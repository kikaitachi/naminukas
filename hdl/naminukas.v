==> flow/design.v <==
module uart
#(
    parameter clocks_per_bit = 1,
    parameter invert = 0
)
(
    input clock,
    input send,
    input[7:0] byte_to_send,
    output reg done,
    output reg pin
);
reg sending;
reg [3:0] bit_index;
reg[$clog2(clocks_per_bit):0] clocks;
initial begin
    sending = 0;
end
localparam last_clock = clocks_per_bit - 1;
always @(posedge clock)
begin
    if (sending) begin
        if (clocks == last_clock[$clog2(clocks_per_bit):0]) begin
            if (bit_index == 9) begin
                done <= 1;
                sending <= 0;
            end else if (bit_index == 8) begin
                pin <= invert == 1 ? 0 : 1;
            end else begin
                pin <= invert == 1 ? ~byte_to_send[bit_index[2:0]] : byte_to_send[bit_index[2:0]];
            end
            clocks <= 0;
            bit_index <= bit_index + 1;
        end else begin
            clocks <= clocks + 1;
        end
    end else if (send) begin
        sending <= 1;
        done <= 0;
        bit_index <= 0;
        pin <= invert == 1 ? 1 : 0;
        clocks <= 0;
    end else begin
        done <= 0;
    end
end
endmodule
module dynamixel_sync_write
#(
    parameter clocks_per_bit = 1,
    parameter id1 = 2,
    parameter id2 = 3,
    parameter id3 = 4,
    parameter id4 = 5
)
(
    input clock,
    input send,
    input[15:0] address,
    input[15:0] data_len,
    input[31:0] value1,
    input[31:0] value2,
    input[31:0] value3,
    input[31:0] value4,
    output reg sending,
    inout pin
);
function [15:0] crc16(input [7:0] data, input [15:0] crc);
    reg [7:0] d;
    reg [15:0] c;
    reg [15:0] updated_crc;
    begin
        d = data;
        c = crc;
        updated_crc[0] = d[7] ^ d[6] ^ d[5] ^ d[4] ^ d[3] ^ d[2] ^ d[1] ^ d[0] ^ c[8] ^ c[9] ^ c[10] ^ c[11] ^ c[12] ^ c[13] ^ c[14] ^ c[15];
        updated_crc[1] = d[7] ^ d[6] ^ d[5] ^ d[4] ^ d[3] ^ d[2] ^ d[1] ^ c[9] ^ c[10] ^ c[11] ^ c[12] ^ c[13] ^ c[14] ^ c[15];
        updated_crc[2] = d[1] ^ d[0] ^ c[8] ^ c[9];
        updated_crc[3] = d[2] ^ d[1] ^ c[9] ^ c[10];
        updated_crc[4] = d[3] ^ d[2] ^ c[10] ^ c[11];
        updated_crc[5] = d[4] ^ d[3] ^ c[11] ^ c[12];
        updated_crc[6] = d[5] ^ d[4] ^ c[12] ^ c[13];
        updated_crc[7] = d[6] ^ d[5] ^ c[13] ^ c[14];
        updated_crc[8] = d[7] ^ d[6] ^ c[0] ^ c[14] ^ c[15];
        updated_crc[9] = d[7] ^ c[1] ^ c[15];
        updated_crc[10] = c[2];
        updated_crc[11] = c[3];
        updated_crc[12] = c[4];
        updated_crc[13] = c[5];
        updated_crc[14] = c[6];
        updated_crc[15] = d[7] ^ d[6] ^ d[5] ^ d[4] ^ d[3] ^ d[2] ^ d[1] ^ d[0] ^ c[7] ^ c[8] ^ c[9] ^ c[10] ^ c[11] ^ c[12] ^ c[13] ^ c[14] ^ c[15];
        crc16 = updated_crc;
    end
endfunction
reg send_byte;
reg[7:0] byte_to_send;
wire done;
reg[7:0] state;
reg[15:0] packet_len;
reg[15:0] crc;
uart
#(
    .clocks_per_bit(clocks_per_bit)
)
dynamixel_uart
(
    .clock(clock),
    .send(send_byte),
    .byte_to_send(byte_to_send),
    .done(done),
    .pin(pin)
);
initial begin
    send_byte = 0;
    state = 0;
    crc = 0;
    sending = 0;
end
always @(posedge clock)
begin
    case (state)
        0: begin
            if (send == 1) begin
                sending <= 1;
                send_byte <= 1;
                byte_to_send <= 8'hFF;
                state <= 1;
                crc <= crc16(8'hFF, crc);
                packet_len <= (data_len + 1) * 4 + 7;
            end
        end
        1: begin 
    if (done == 1) begin 
        send_byte <= 1; 
        byte_to_send <= 8'hFF; 
        crc <= crc16(8'hFF, crc); 
        state <= state + 1; 
    end else begin 
        send_byte <= 0; 
    end 
end
        2: begin 
    if (done == 1) begin 
        send_byte <= 1; 
        byte_to_send <= 8'hFD; 
        crc <= crc16(8'hFD, crc); 
        state <= state + 1; 
    end else begin 
        send_byte <= 0; 
    end 
end
        3: begin 
    if (done == 1) begin 
        send_byte <= 1; 
        byte_to_send <= 8'h00; 
        crc <= crc16(8'h00, crc); 
        state <= state + 1; 
    end else begin 
        send_byte <= 0; 
    end 
end
        4: begin 
    if (done == 1) begin 
        send_byte <= 1; 
        byte_to_send <= 8'hFE; 
        crc <= crc16(8'hFE, crc); 
        state <= state + 1; 
    end else begin 
        send_byte <= 0; 
    end 
end   
        5: begin 
    if (done == 1) begin 
        send_byte <= 1; 
        byte_to_send <= packet_len[ 7:0]; 
        crc <= crc16(packet_len[ 7:0], crc); 
        state <= state + 1; 
    end else begin 
        send_byte <= 0; 
    end 
end   
        6: begin 
    if (done == 1) begin 
        send_byte <= 1; 
        byte_to_send <= packet_len[15:8]; 
        crc <= crc16(packet_len[15:8], crc); 
        state <= state + 1; 
    end else begin 
        send_byte <= 0; 
    end 
end   
        7: begin 
    if (done == 1) begin 
        send_byte <= 1; 
        byte_to_send <= 8'h83; 
        crc <= crc16(8'h83, crc); 
        state <= state + 1; 
    end else begin 
        send_byte <= 0; 
    end 
end   
        8: begin 
    if (done == 1) begin 
        send_byte <= 1; 
        byte_to_send <= address[ 7:0]; 
        crc <= crc16(address[ 7:0], crc); 
        state <= state + 1; 
    end else begin 
        send_byte <= 0; 
    end 
end   
        9: begin 
    if (done == 1) begin 
        send_byte <= 1; 
        byte_to_send <= address[15:8]; 
        crc <= crc16(address[15:8], crc); 
        state <= state + 1; 
    end else begin 
        send_byte <= 0; 
    end 
end   
        10: begin 
    if (done == 1) begin 
        send_byte <= 1; 
        byte_to_send <= data_len[ 7:0]; 
        crc <= crc16(data_len[ 7:0], crc); 
        state <= state + 1; 
    end else begin 
        send_byte <= 0; 
    end 
end   
        11: begin 
    if (done == 1) begin 
        send_byte <= 1; 
        byte_to_send <= data_len[15:8]; 
        crc <= crc16(data_len[15:8], crc); 
        state <= state + 1; 
    end else begin 
        send_byte <= 0; 
    end 
end   
        12: begin 
    if (done == 1) begin 
        send_byte <= 1; 
        byte_to_send <= id1; 
        crc <= crc16(id1, crc); 
        state <= state + 1; 
    end else begin 
        send_byte <= 0; 
    end 
end
        13: if (data_len == 1) begin 
    if (done == 1) begin 
        send_byte <= 1; 
        byte_to_send <= value1[7:0]; 
        crc <= crc16(value1[7:0], crc); 
        state <= state + 4; 
    end else begin 
        send_byte <= 0; 
    end 
end else begin 
    if (done == 1) begin 
        send_byte <= 1; 
        byte_to_send <= value1[7:0]; 
        crc <= crc16(value1[7:0], crc); 
        state <= state + 1; 
    end else begin 
        send_byte <= 0; 
    end 
end
        14: if (data_len == 2) begin 
    if (done == 1) begin 
        send_byte <= 1; 
        byte_to_send <= value1[15:8]; 
        crc <= crc16(value1[15:8], crc); 
        state <= state + 3; 
    end else begin 
        send_byte <= 0; 
    end 
end else begin 
    if (done == 1) begin 
        send_byte <= 1; 
        byte_to_send <= value1[15:8]; 
        crc <= crc16(value1[15:8], crc); 
        state <= state + 1; 
    end else begin 
        send_byte <= 0; 
    end 
end
        15: begin 
    if (done == 1) begin 
        send_byte <= 1; 
        byte_to_send <= value1[23:16]; 
        crc <= crc16(value1[23:16], crc); 
        state <= state + 1; 
    end else begin 
        send_byte <= 0; 
    end 
end
        16: begin 
    if (done == 1) begin 
        send_byte <= 1; 
        byte_to_send <= value1[31:24]; 
        crc <= crc16(value1[31:24], crc); 
        state <= state + 1; 
    end else begin 
        send_byte <= 0; 
    end 
end
        17: begin 
    if (done == 1) begin 
        send_byte <= 1; 
        byte_to_send <= id2; 
        crc <= crc16(id2, crc); 
        state <= state + 1; 
    end else begin 
        send_byte <= 0; 
    end 
end
        18: if (data_len == 1) begin 
    if (done == 1) begin 
        send_byte <= 1; 
        byte_to_send <= value2[7:0]; 
        crc <= crc16(value2[7:0], crc); 
        state <= state + 4; 
    end else begin 
        send_byte <= 0; 
    end 
end else begin 
    if (done == 1) begin 
        send_byte <= 1; 
        byte_to_send <= value2[7:0]; 
        crc <= crc16(value2[7:0], crc); 
        state <= state + 1; 
    end else begin 
        send_byte <= 0; 
    end 
end
        19: if (data_len == 2) begin 
    if (done == 1) begin 
        send_byte <= 1; 
        byte_to_send <= value2[15:8]; 
        crc <= crc16(value2[15:8], crc); 
        state <= state + 3; 
    end else begin 
        send_byte <= 0; 
    end 
end else begin 
    if (done == 1) begin 
        send_byte <= 1; 
        byte_to_send <= value2[15:8]; 
        crc <= crc16(value2[15:8], crc); 
        state <= state + 1; 
    end else begin 
        send_byte <= 0; 
    end 
end
        20: begin 
    if (done == 1) begin 
        send_byte <= 1; 
        byte_to_send <= value2[23:16]; 
        crc <= crc16(value2[23:16], crc); 
        state <= state + 1; 
    end else begin 
        send_byte <= 0; 
    end 
end
        21: begin 
    if (done == 1) begin 
        send_byte <= 1; 
        byte_to_send <= value2[31:24]; 
        crc <= crc16(value2[31:24], crc); 
        state <= state + 1; 
    end else begin 
        send_byte <= 0; 
    end 
end
        22: begin 
    if (done == 1) begin 
        send_byte <= 1; 
        byte_to_send <= id3; 
        crc <= crc16(id3, crc); 
        state <= state + 1; 
    end else begin 
        send_byte <= 0; 
    end 
end
        23: if (data_len == 1) begin 
    if (done == 1) begin 
        send_byte <= 1; 
        byte_to_send <= value3[7:0]; 
        crc <= crc16(value3[7:0], crc); 
        state <= state + 4; 
    end else begin 
        send_byte <= 0; 
    end 
end else begin 
    if (done == 1) begin 
        send_byte <= 1; 
        byte_to_send <= value3[7:0]; 
        crc <= crc16(value3[7:0], crc); 
        state <= state + 1; 
    end else begin 
        send_byte <= 0; 
    end 
end
        24: if (data_len == 2) begin 
    if (done == 1) begin 
        send_byte <= 1; 
        byte_to_send <= value3[15:8]; 
        crc <= crc16(value3[15:8], crc); 
        state <= state + 3; 
    end else begin 
        send_byte <= 0; 
    end 
end else begin 
    if (done == 1) begin 
        send_byte <= 1; 
        byte_to_send <= value3[15:8]; 
        crc <= crc16(value3[15:8], crc); 
        state <= state + 1; 
    end else begin 
        send_byte <= 0; 
    end 
end
        25: begin 
    if (done == 1) begin 
        send_byte <= 1; 
        byte_to_send <= value3[23:16]; 
        crc <= crc16(value3[23:16], crc); 
        state <= state + 1; 
    end else begin 
        send_byte <= 0; 
    end 
end
        26: begin 
    if (done == 1) begin 
        send_byte <= 1; 
        byte_to_send <= value3[31:24]; 
        crc <= crc16(value3[31:24], crc); 
        state <= state + 1; 
    end else begin 
        send_byte <= 0; 
    end 
end
        27: begin 
    if (done == 1) begin 
        send_byte <= 1; 
        byte_to_send <= id4; 
        crc <= crc16(id4, crc); 
        state <= state + 1; 
    end else begin 
        send_byte <= 0; 
    end 
end
        28: if (data_len == 1) begin 
    if (done == 1) begin 
        send_byte <= 1; 
        byte_to_send <= value4[7:0]; 
        crc <= crc16(value4[7:0], crc); 
        state <= state + 4; 
    end else begin 
        send_byte <= 0; 
    end 
end else begin 
    if (done == 1) begin 
        send_byte <= 1; 
        byte_to_send <= value4[7:0]; 
        crc <= crc16(value4[7:0], crc); 
        state <= state + 1; 
    end else begin 
        send_byte <= 0; 
    end 
end
        29: if (data_len == 2) begin 
    if (done == 1) begin 
        send_byte <= 1; 
        byte_to_send <= value4[15:8]; 
        crc <= crc16(value4[15:8], crc); 
        state <= state + 3; 
    end else begin 
        send_byte <= 0; 
    end 
end else begin 
    if (done == 1) begin 
        send_byte <= 1; 
        byte_to_send <= value4[15:8]; 
        crc <= crc16(value4[15:8], crc); 
        state <= state + 1; 
    end else begin 
        send_byte <= 0; 
    end 
end
        30: begin 
    if (done == 1) begin 
        send_byte <= 1; 
        byte_to_send <= value4[23:16]; 
        crc <= crc16(value4[23:16], crc); 
        state <= state + 1; 
    end else begin 
        send_byte <= 0; 
    end 
end
        31: begin 
    if (done == 1) begin 
        send_byte <= 1; 
        byte_to_send <= value4[31:24]; 
        crc <= crc16(value4[31:24], crc); 
        state <= state + 1; 
    end else begin 
        send_byte <= 0; 
    end 
end
        32: begin 
    if (done == 1) begin 
        send_byte <= 1; 
        byte_to_send <= crc[ 7:0]; 
        state <= state + 1; 
    end else begin 
        send_byte <= 0; 
    end 
end   
        33: begin 
    if (done == 1) begin 
        send_byte <= 1; 
        byte_to_send <= crc[15:8]; 
        state <= state + 1; 
    end else begin 
        send_byte <= 0; 
    end 
end   
        default: begin
            if (done == 1) begin
                state <= 0;
                send_byte <= 0;
                crc <= 0;
                sending <= 0;
            end
        end
    endcase
end
endmodule
module fport_radio
#(
  parameter clock_frequency = 12000000,
  parameter fport_baudrate = 115_200,
  parameter clocks_per_bit = clock_frequency / fport_baudrate
) (
  input clock,
  inout fport,
  output reg channel_changed,
  output reg[3:0] channel_index,
  output reg[10:0] channel_value,
  output debug_pin
);
localparam FPORT_WAIT_FOR_TRANSMISSION_END   = 2'b00;
localparam FPORT_RESPOND                     = 2'b01;
localparam FPORT_WAIT_FOR_TRANSMISSION_START = 2'b10;
localparam FPORT_READ_BYTES                  = 2'b11;
localparam half_clocks_per_bit = clocks_per_bit / 2;
reg [1:0] state = FPORT_WAIT_FOR_TRANSMISSION_START;
reg [32:0] clocks_to_skip = 0;
reg [2:0] byte_bit_index;
reg [7:0] byte_index = 0;
reg [7:0] received_byte;
reg [10:0] channel0;
reg fport_sending = 0;
wire fport_output;
wire fport_input;
assign fport = fport_sending ? fport_output : 1'bZ;
assign fport_input = fport;
reg send_byte = 0;
reg[7:0] byte_to_send;
wire done;
reg[7:0] crc;
uart
#(
    .clocks_per_bit(clocks_per_bit),
    .invert(1)
)
uplink_uart
(
    .clock(clock),
    .send(send_byte),
    .byte_to_send(byte_to_send),
    .done(done),
    .pin(fport_output)
);
function automatic [7:0] crc8;
    input [7:0] crcIn;
    input [7:0] data;
    reg [8:0] sum;
begin
    sum = crcIn + data;
    crc8 = sum[7:0] + {7'b0000000, sum[8]};
end
endfunction
always @(posedge clock) begin
  if (clocks_to_skip != 0) begin
    clocks_to_skip <= clocks_to_skip - 1;
  end else begin
    case (state)
      FPORT_WAIT_FOR_TRANSMISSION_END: begin
        state <= FPORT_RESPOND;
        fport_sending <= 1;
        byte_index <= 0;
        byte_to_send <= 'h08;
        send_byte <= 1;
        crc <= crc8(crc, 'h08);
      end
      FPORT_RESPOND: begin
        if (done == 1) begin
          if (byte_index == 0) begin
            byte_index <= 1;
            byte_to_send <= 'h81;
            send_byte <= 1;
            crc <= crc8(crc, 'h81);
          end else if (byte_index == 1) begin
            byte_index <= 2;
            byte_to_send <= 'h10;
            send_byte <= 1;
            crc <= crc8(crc, 'h10);
          end else if (byte_index == 2) begin
            byte_index <= 3;
            byte_to_send <= 'h00;
            send_byte <= 1;
            crc <= crc8(crc, 'h00);
          end else if (byte_index == 3) begin
            byte_index <= 4;
            byte_to_send <= 'h51;
            send_byte <= 1;
            crc <= crc8(crc, 'h51);
          end else if (byte_index == 4) begin
            byte_index <= 5;
            byte_to_send <= channel0[7:0];
            send_byte <= 1;
            crc <= crc8(crc, channel0[7:0]);
          end else if (byte_index == 5) begin
            byte_index <= 6;
            byte_to_send <= {5'b00000, channel0[10:8]};
            send_byte <= 1;
            crc <= crc8(crc, {5'b00000, channel0[10:8]});
          end else if (byte_index == 6) begin
            byte_index <= 7;
            byte_to_send <= 'h00;
            send_byte <= 1;
            crc <= crc8(crc, 'h00);
          end else if (byte_index == 7) begin
            byte_index <= 8;
            byte_to_send <= 'h00;
            send_byte <= 1;
            crc <= crc8(crc, 'h00);
          end else if (byte_index == 8) begin
            byte_index <= 9;
            byte_to_send <= 'hFF - crc;
            send_byte <= 1;
          end else begin
            fport_sending <= 0;
            state <= FPORT_WAIT_FOR_TRANSMISSION_START;
            byte_index <= 0;
          end
        end else begin
          send_byte <= 0;
        end
      end
      FPORT_WAIT_FOR_TRANSMISSION_START: begin
        if (fport_input == 1) begin
          state <= FPORT_READ_BYTES;
          clocks_to_skip <= half_clocks_per_bit * 3;
          byte_bit_index <= 0;
        end
      end
      FPORT_READ_BYTES: begin
        received_byte[byte_bit_index] = ~fport_input;
        if (byte_bit_index == 7) begin
          if (byte_index == 0 && received_byte != 'h7E) begin
            state <= FPORT_WAIT_FOR_TRANSMISSION_START;
            clocks_to_skip <= clocks_per_bit;
          end else if (byte_index == 1 && received_byte != 'h19) begin
            state <= FPORT_WAIT_FOR_TRANSMISSION_START;
            clocks_to_skip <= clocks_per_bit;
            byte_index <= 0;
          end else if (byte_index == 2 && received_byte != 'h00) begin
            state <= FPORT_WAIT_FOR_TRANSMISSION_START;
            clocks_to_skip <= clocks_per_bit;
            byte_index <= 0;
          end else if (byte_index == 40) begin
            state <= FPORT_WAIT_FOR_TRANSMISSION_END;
            clocks_to_skip <= clocks_per_bit * 16;
            crc <= 0;
          end else begin
            state <= FPORT_WAIT_FOR_TRANSMISSION_START;
            byte_index <= byte_index + 1;
            clocks_to_skip <= clocks_per_bit;
            if (byte_index == 3) begin
              channel0[7:0] <= received_byte;
            end else if (byte_index == 4) begin
              channel0[10:8] <= received_byte[2:0];
            end
          end
        end else begin
          byte_bit_index <= byte_bit_index + 1;
          clocks_to_skip <= clocks_per_bit;
        end
      end
    endcase
  end
end
endmodule
module LedScan (
	input clk12MHz,
	input [7:0] leds1,
	input [7:0] leds2,
	input [7:0] leds3,
	input [7:0] leds4,
	output reg [7:0] leds,
	output reg [3:0] lcol
	);
    reg [11:0] timer = 12'b0;
    always @ (posedge clk12MHz) begin
    case (timer[11:10])
      2'b00: begin
          leds[7:0] <= leds1[7:0];
        lcol[3:0] <= 4'b1110;
      end
      2'b01: begin
          leds[7:0] <= leds2[7:0];
        lcol[3:0] <= 4'b1101;
      end
      2'b10: begin
          leds[7:0] <= leds3[7:0];
        lcol[3:0] <= 4'b1011;
      end
      2'b11: begin
          leds[7:0] <= leds4[7:0];
        lcol[3:0] <= 4'b0111;
      end
      endcase
    end
    always @ (posedge clk12MHz) begin
        timer <= timer + 1;
    end
endmodule
module naminukas
#(
  parameter clock_frequency = 12000000,
  parameter dynamixel_baudrate = 4000000
)
(
  input clock,
  inout fport,
  inout dynamixel,
	output led1,
	output led2,
	output led3,
	output led4,
	output led5,
	output led6,
	output led7,
	output led8,
	output lcol1,
	output lcol2,
	output lcol3,
	output lcol4,
  output debug_pin
);
reg [7:0] leds1;
reg [7:0] leds2;
reg [7:0] leds3;
reg [7:0] leds4;
wire [7:0] leds;
wire [3:0] lcol;
assign { led8, led7, led6, led5, led4, led3, led2, led1 } = leds[7:0];
assign { lcol4, lcol3, lcol2, lcol1 } = lcol[3:0];
LedScan scan (
  .clk12MHz(clock),
  .leds1(leds1),
  .leds2(leds2),
  .leds3(leds3),
  .leds4(leds4),
  .leds(leds),
  .lcol(lcol)
);
wire channel_changed;
wire[3:0] channel_index;
wire[10:0] channel_value;
fport_radio
#(
  .clock_frequency(clock_frequency)
)
rc_radio
(
  .clock(clock),
  .fport(fport),
  .channel_changed(channel_changed),
  .channel_index(channel_index),
  .channel_value(channel_value),
  .debug_pin(debug_pin)
);
reg[15:0] address;
reg[15:0] data_len;
reg[31:0] value1;
reg[31:0] value2;
reg[31:0] value3;
reg[31:0] value4;
reg dynamixel_trigger_sending;
wire dynamixel_sending;
wire dynamixel_output;
wire dynamixel_input;
assign dynamixel = dynamixel_sending ? dynamixel_output : 1'bZ;
assign dynamixel_input = dynamixel;
dynamixel_sync_write #(
    .clocks_per_bit(clock_frequency / dynamixel_baudrate)
)
dynamixel_sync_writer
(
    .clock(clock),
    .send(dynamixel_trigger_sending),
    .address(address),
    .data_len(data_len),
    .value1(value1),
    .value2(value2),
    .value3(value3),
    .value4(value4),
    .sending(dynamixel_sending),
    .pin(dynamixel_output)
);
reg[31:0] counter;
always @ (*) begin
end
initial begin
    counter = 0;
    address = 64;
    data_len = 1;
    value1 = 0;
    value2 = 0;
    value3 = 0;
    value4 = 0;
end
always @(posedge clock) begin
    if (channel_changed == 1) begin
        if (channel_index == 0)
            leds1[7:0] = ~channel_value[7:0];
        else if (channel_index == 1)
            leds2[7:0] = ~channel_value[7:0];
        else if (channel_index == 2)
            leds3[7:0] = ~channel_value[7:0];
        else if (channel_index == 3)
            leds4[7:0] = ~channel_value[7:0];
    end
    if (counter == clock_frequency * 3) begin   
        counter <= 0;
        if (value1 == 0) begin
              value1 <= 1;
              value2 <= 1;
              value3 <= 1;
              value4 <= 1;
        end else begin
              value1 <= 0;
              value2 <= 0;
              value3 <= 0;
              value4 <= 0;
        end
        dynamixel_trigger_sending <= 1;
    end else begin
        counter <= counter + 1;
        dynamixel_trigger_sending <= 0;
    end
end
endmodule
[Step by step through the tools: naminukas]
Tool output for the design above, in the order of the flow.
Lines are those of the file above, counted from 1.
Library cell names are shortened.
A cell with n/a has no value.
Design
  top: naminukas
  clock input: clock
  cell library: sky130hd
  corner: tt_025C_1v80

[Elaborated design]
Counts by Yosys on the flattened word-level netlist (proc, flatten, opt, wreduce; memories kept). Register bits leave out memories and registers merged into their read ports (data or address). Print and check cells are left out. Cells with the same type and inputs are merged into one.
Storage and ports
  bits in registers: 263
  output and inout port bits: 15
  word-level cells: 719
  input bits: 1
Operators by class
  multiplexer cells: 175
  add/sub/neg operators: 25
  bitwise operators: 297
  reduce/logical cells: 58
  shift-type cells: 4
  equality and inequality tests: 124
Operators with widths (count)
  8-bit 2-to-1 mux: 62
  16-bit case mux with 18-bit select: 1
  16-bit 2-to-1 mux: 18
  1-bit XOR: 271
  33-bit 2-to-1 mux: 6
  8-bit case mux with 19-bit select: 1
  8-bit by 5-bit equality test with 1-bit output (second input constant): 16
  2-bit != test (second input constant): 47
  8-bit by 4-bit equality test with 1-bit output (second input constant): 9
  8-bit case mux with 3-bit select: 3
  33-bit case mux with 2-bit select: 1
  8-bit by 3-bit equality test with 1-bit output (second input constant): 8
  8-bit by 1-bit adder with 8-bit output: 6
  1-bit 2-to-1 mux: 45
  35-bit nonzero test: 1
  34-bit nonzero test: 1
  33-bit by 1-bit subtractor with 33-bit output (second input constant): 1
  33-bit AND reduction: 1
  33-bit nonzero test: 1
  33-bit OR reduction: 1
  32-bit by 1-bit adder with 32-bit output (second input constant): 1
  32-bit by 26-bit equality test with 1-bit output (second input constant): 1
  32-bit zero test: 1
  32-bit AND reduction: 1
  8-bit by 2-bit equality test with 1-bit output (second input constant): 4
  8-bit case mux with 4-bit select: 1
  2-bit 2-to-1 mux: 16
  29-bit OR reduction: 1
Other operator kinds: 69; their cells: 157.

[Depth]
Depth = most cells in a row (Yosys ltp): at word level without a register or memory, in the mapped netlist without a sequential cell, where the memories' decode and read muxes count.
Depth
  depth in word-level cells: 18
  ABC_AREA: 0
  mapped depth: 17
  mapped depth without buffers: 17

[After synthesis]
Yosys stat after the flow's synthesis: flattened, memories mapped to cells. It holds for the ABC_AREA given above (unset counts as 0); a run with the other value may have another netlist.
The area totals of this step are shown rounded.
Cell types
  edfxtp_1: count 137, total area 4.11E+03 µm²
  dfxtp_1: count 53, total area 1.06E+03 µm²
  xnor2_1: count 97, total area 849.565 µm²
  ha_1: count 59, total area 738.208 µm²
  xor2_1: count 58, total area 507.987 µm²
  nor2_1: count 133, total area 499.229 µm²
  nand2_1: count 116, total area 435.418 µm²
  nand3_1: count 58, total area 290.278 µm²
  a21oi_1: count 51, total area 255.245 µm²
  o21ai_0: count 42, total area 210.202 µm²
  inv_1: count 53, total area 198.941 µm²
  nor3_1: count 37, total area 185.178 µm²
  and2_1: count 25, total area 156.4 µm²
  nand4_1: count 25, total area 156.4 µm²
  clkbuf_1: count 35, total area 131.376 µm²
  nor4_1: count 18, total area 112.608 µm²
  and3_1: count 17, total area 106.352 µm²
  a22oi_1: count 12, total area 90.086 µm²
Not listed: further types 63, cells in them 221.
Synthesis totals
  chip area (Yosys): 12000 µm²
  sequential part of the area: 5200 µm²
  cell count: 1247
  mapped flip-flops: 190
  buffer cells: 52
The figures by module come from a second, unflattened synthesis with its own total; it is not the netlist above.
Unflattened totals
  cells (unflattened synthesis): 2086
  area total of the unflattened synthesis: 20000 µm²
Rows give one instance, submodules left out.
Modules
  dynamixel_sync_write (clocks_per_bit=3): cells 980, times used 1, area 8700 µm², sequential area 1400 µm²
  fport_radio (clock_frequency=12000000): cells 707, times used 1, area 6600 µm², sequential area 2500 µm²
  naminukas: cells 207, times used 1, area 2500 µm², sequential area 1700 µm²
  LedScan: cells 67, times used 1, area 920 µm², sequential area 480 µm²
  uart: cells 73, times used 1, area 810 µm², sequential area 430 µm²
  uart (clocks_per_bit=3): cells 52, times used 1, area 580 µm², sequential area 280 µm²

[Path before layout]
OpenSTA on the mapped netlist: ideal clock, no wires. The path of least setup slack (recovery checks aside). Input and output delay are each 20% of the period. Register names are those of the netlist, which keeps one name where synthesis merged equal registers.
Timing path after synthesis
  path type: register to register
  start point: reg dynamixel_sync_writer.state[2]
  end point: reg dynamixel_sync_writer.crc[0]
  path delay: 4.064 ns
  path buffers: 2
  slack: 1.346 ns
  library setup time: 0.430 ns
  data required time: 4.980 ns
  clock period: 5.41 ns
  data arrival time: 3.634 ns
  stages: 11
  time at the first pin: 0.000 ns
  period reached after synthesis: 4.064 ns
"path delay" is the arrival time less input delay plus setup time.
"stages": output pins that drive a net of the path, with the launching flip-flop's if there is one; two outputs of one cell count as two.
"period reached after synthesis" = period - worst setup slack (recovery checks aside). The figure is calculated, with input and output delays left at 20% of the set period.
Between the ends stands the longest chain of elaborated cells between them, by number of cells; it is not shown to be the way that was timed. Of several equally long chains one is given.
Each line given opens the expression or statement behind the cell; cells for indexed reads and writes are added by Yosys, which also makes memories of some case tables.
At most two assigning lines are given for a register; there are more.
Only ways into the end's enable, where the timed path ends, are counted here.
Between the ends, after synthesis
  path through: edfxtp_1 > inv_1 > ha_1 > clkbuf_1 > o21ai_0 > nand3_1 > a222oi_1 > and2_1 > buf_2 > a41oi_1 > nor4_1
  length of the longest elaborated chain: 4
  elaborated cells on any way between the ends: 69
  source lines of those cells: 1
  those cells by class: 63 x eq/ne; 1 x logic; 5 x reduce/logical
RTL lines, path after synthesis
  from (decl): RTL line 97  | reg[7:0] state;
  from (assign): RTL line 136  | state <= state + 1;
  from (assign): RTL line 146  | state <= state + 1;
  8-bit by 2-bit equality test with 1-bit output: RTL line 120  | case (state)
  3-bit OR reduction
  2-bit by 1-bit != test with 1-bit output
  32-bit AND reduction
  to (assign): RTL line 127  | crc <= crc16(8'hFF, crc);
  to (assign): RTL line 135  | crc <= crc16(8'hFF, crc);
  to (decl): RTL line 99  | reg[15:0] crc;

[Worst path after layout]
Path of least setup slack in the final report of record 1 (OpenROAD, finished layout, wires in). Where an end is a register, its clock arrival counts in the times.
Timing path after layout
  path type: register to register
  start point: reg rc_radio.byte_bit_index[0]
  end point: reg rc_radio.channel0[1]
  stages: 10
  path buffers: 0
  time at the first pin: 0.45 ns
  slack: 0.89 ns
  library setup time: 0.36 ns
  clock period: 4.82 ns
  data arrival time: 4.02 ns
  data required time: 4.91 ns
Between the ends stands the longest chain of elaborated cells between them, by number of cells; it is not shown to be the way that was timed. Of several equally long chains one is given.
Between the ends, after layout
  path through: edfxtp_1 > inv_1 > ha_1 > or3b_4 > a211oi_2 > mux2i_1 > nand4b_1 > a2111oi_4 > o21ai_2 > nor3_2
  length of the longest elaborated chain: 9
  elaborated cells on any way between the ends: 17
  source lines of those cells: 5
  those cells by class: 1 x add/sub; 3 x eq/ne; 2 x shift; 6 x logic; 5 x reduce/logical
RTL lines, path after layout
  from (decl): RTL line 562  | reg [2:0] byte_bit_index;
  from (assign): RTL line 669  | byte_bit_index <= 0;
  from (assign): RTL line 701  | byte_bit_index <= byte_bit_index + 1;
  3-bit negator with 4-bit output: RTL line 673  | received_byte[byte_bit_index] = ~fport_input;
  1-bit by 4-bit variable shift with 8-bit output: RTL line 673
  8-bit NOT: RTL line 673
  8-bit AND: RTL line 673
  8-bit OR: RTL line 673
  8-bit nonzero test: RTL line 682  | end else if (byte_index == 2 && received_byte != 'h00) begin
  1-bit logical AND: RTL line 682
  1-bit NOT
  8-bit AND reduction
  to (assign): RTL line 695  | channel0[7:0] <= received_byte;
  to (decl): RTL line 565  | reg [10:0] channel0;

Hand-over note for naminukas

Stored flow runs of naminukas (2 of them; Yosys, OpenROAD, sky130hd). They differ in their settings and are not a sequence. Constraints: input delay and output delay 20% of the set period each, output load 0.01 pF.
"worst path time" means the part of the period allowed to the worst setup path (the constraints hold back 20% at inputs and 20% at outputs) less its slack; where the path has registers, the arrival times of their clocks count too.
By "total power of the final layout" is meant OpenSTA's value without simulated activity: inputs other than the clock are taken to toggle once in ten clock periods, and the tool carries that through the logic.
The results are shown rounded.

==> record 1: settings <==
{ "period_ns": 4.82, "CORE_UTILIZATION": 26, "PLACE_DENSITY": 0.61, "CELL_PAD_IN_SITES_GLOBAL_PLACEMENT": 2, "ABC_AREA": 0, "CAP_MARGIN": 20, "CORE_MARGIN": 2, "SLEW_MARGIN": 20 }
==> record 1: results <==
chip area in the Yosys report: 12000 µm²
die outline area: 48000 µm²
area of the standard cells in the finished layout: 13000 µm²
utilization after routing: 29 %
smallest setup slack: 0.89 ns
worst hold slack: 0.42 ns
total power of the final layout: 3200 uW
worst path time: 3.93 ns
critical path kind: register to register

==> record 2: settings <==
{ "period_ns": 3.54, "CORE_UTILIZATION": 57, "SETUP_SLACK_MARGIN": 0.22, "PLACE_DENSITY_LB_ADDON": 0.14, "CORE_MARGIN": 3, "CELL_PAD_IN_SITES_GLOBAL_PLACEMENT": 0, "CELL_PAD_IN_SITES_DETAIL_PLACEMENT": 2, "GPL_TIMING_DRIVEN": 1, "CTS_CLUSTER_SIZE": 85, "SLEW_MARGIN": 0, "MAX_ROUTING_LAYER": "met4", "CAP_MARGIN": 20 }
==> record 2: results <==
did not finish, placement stopped with DPL-0033

End of note.
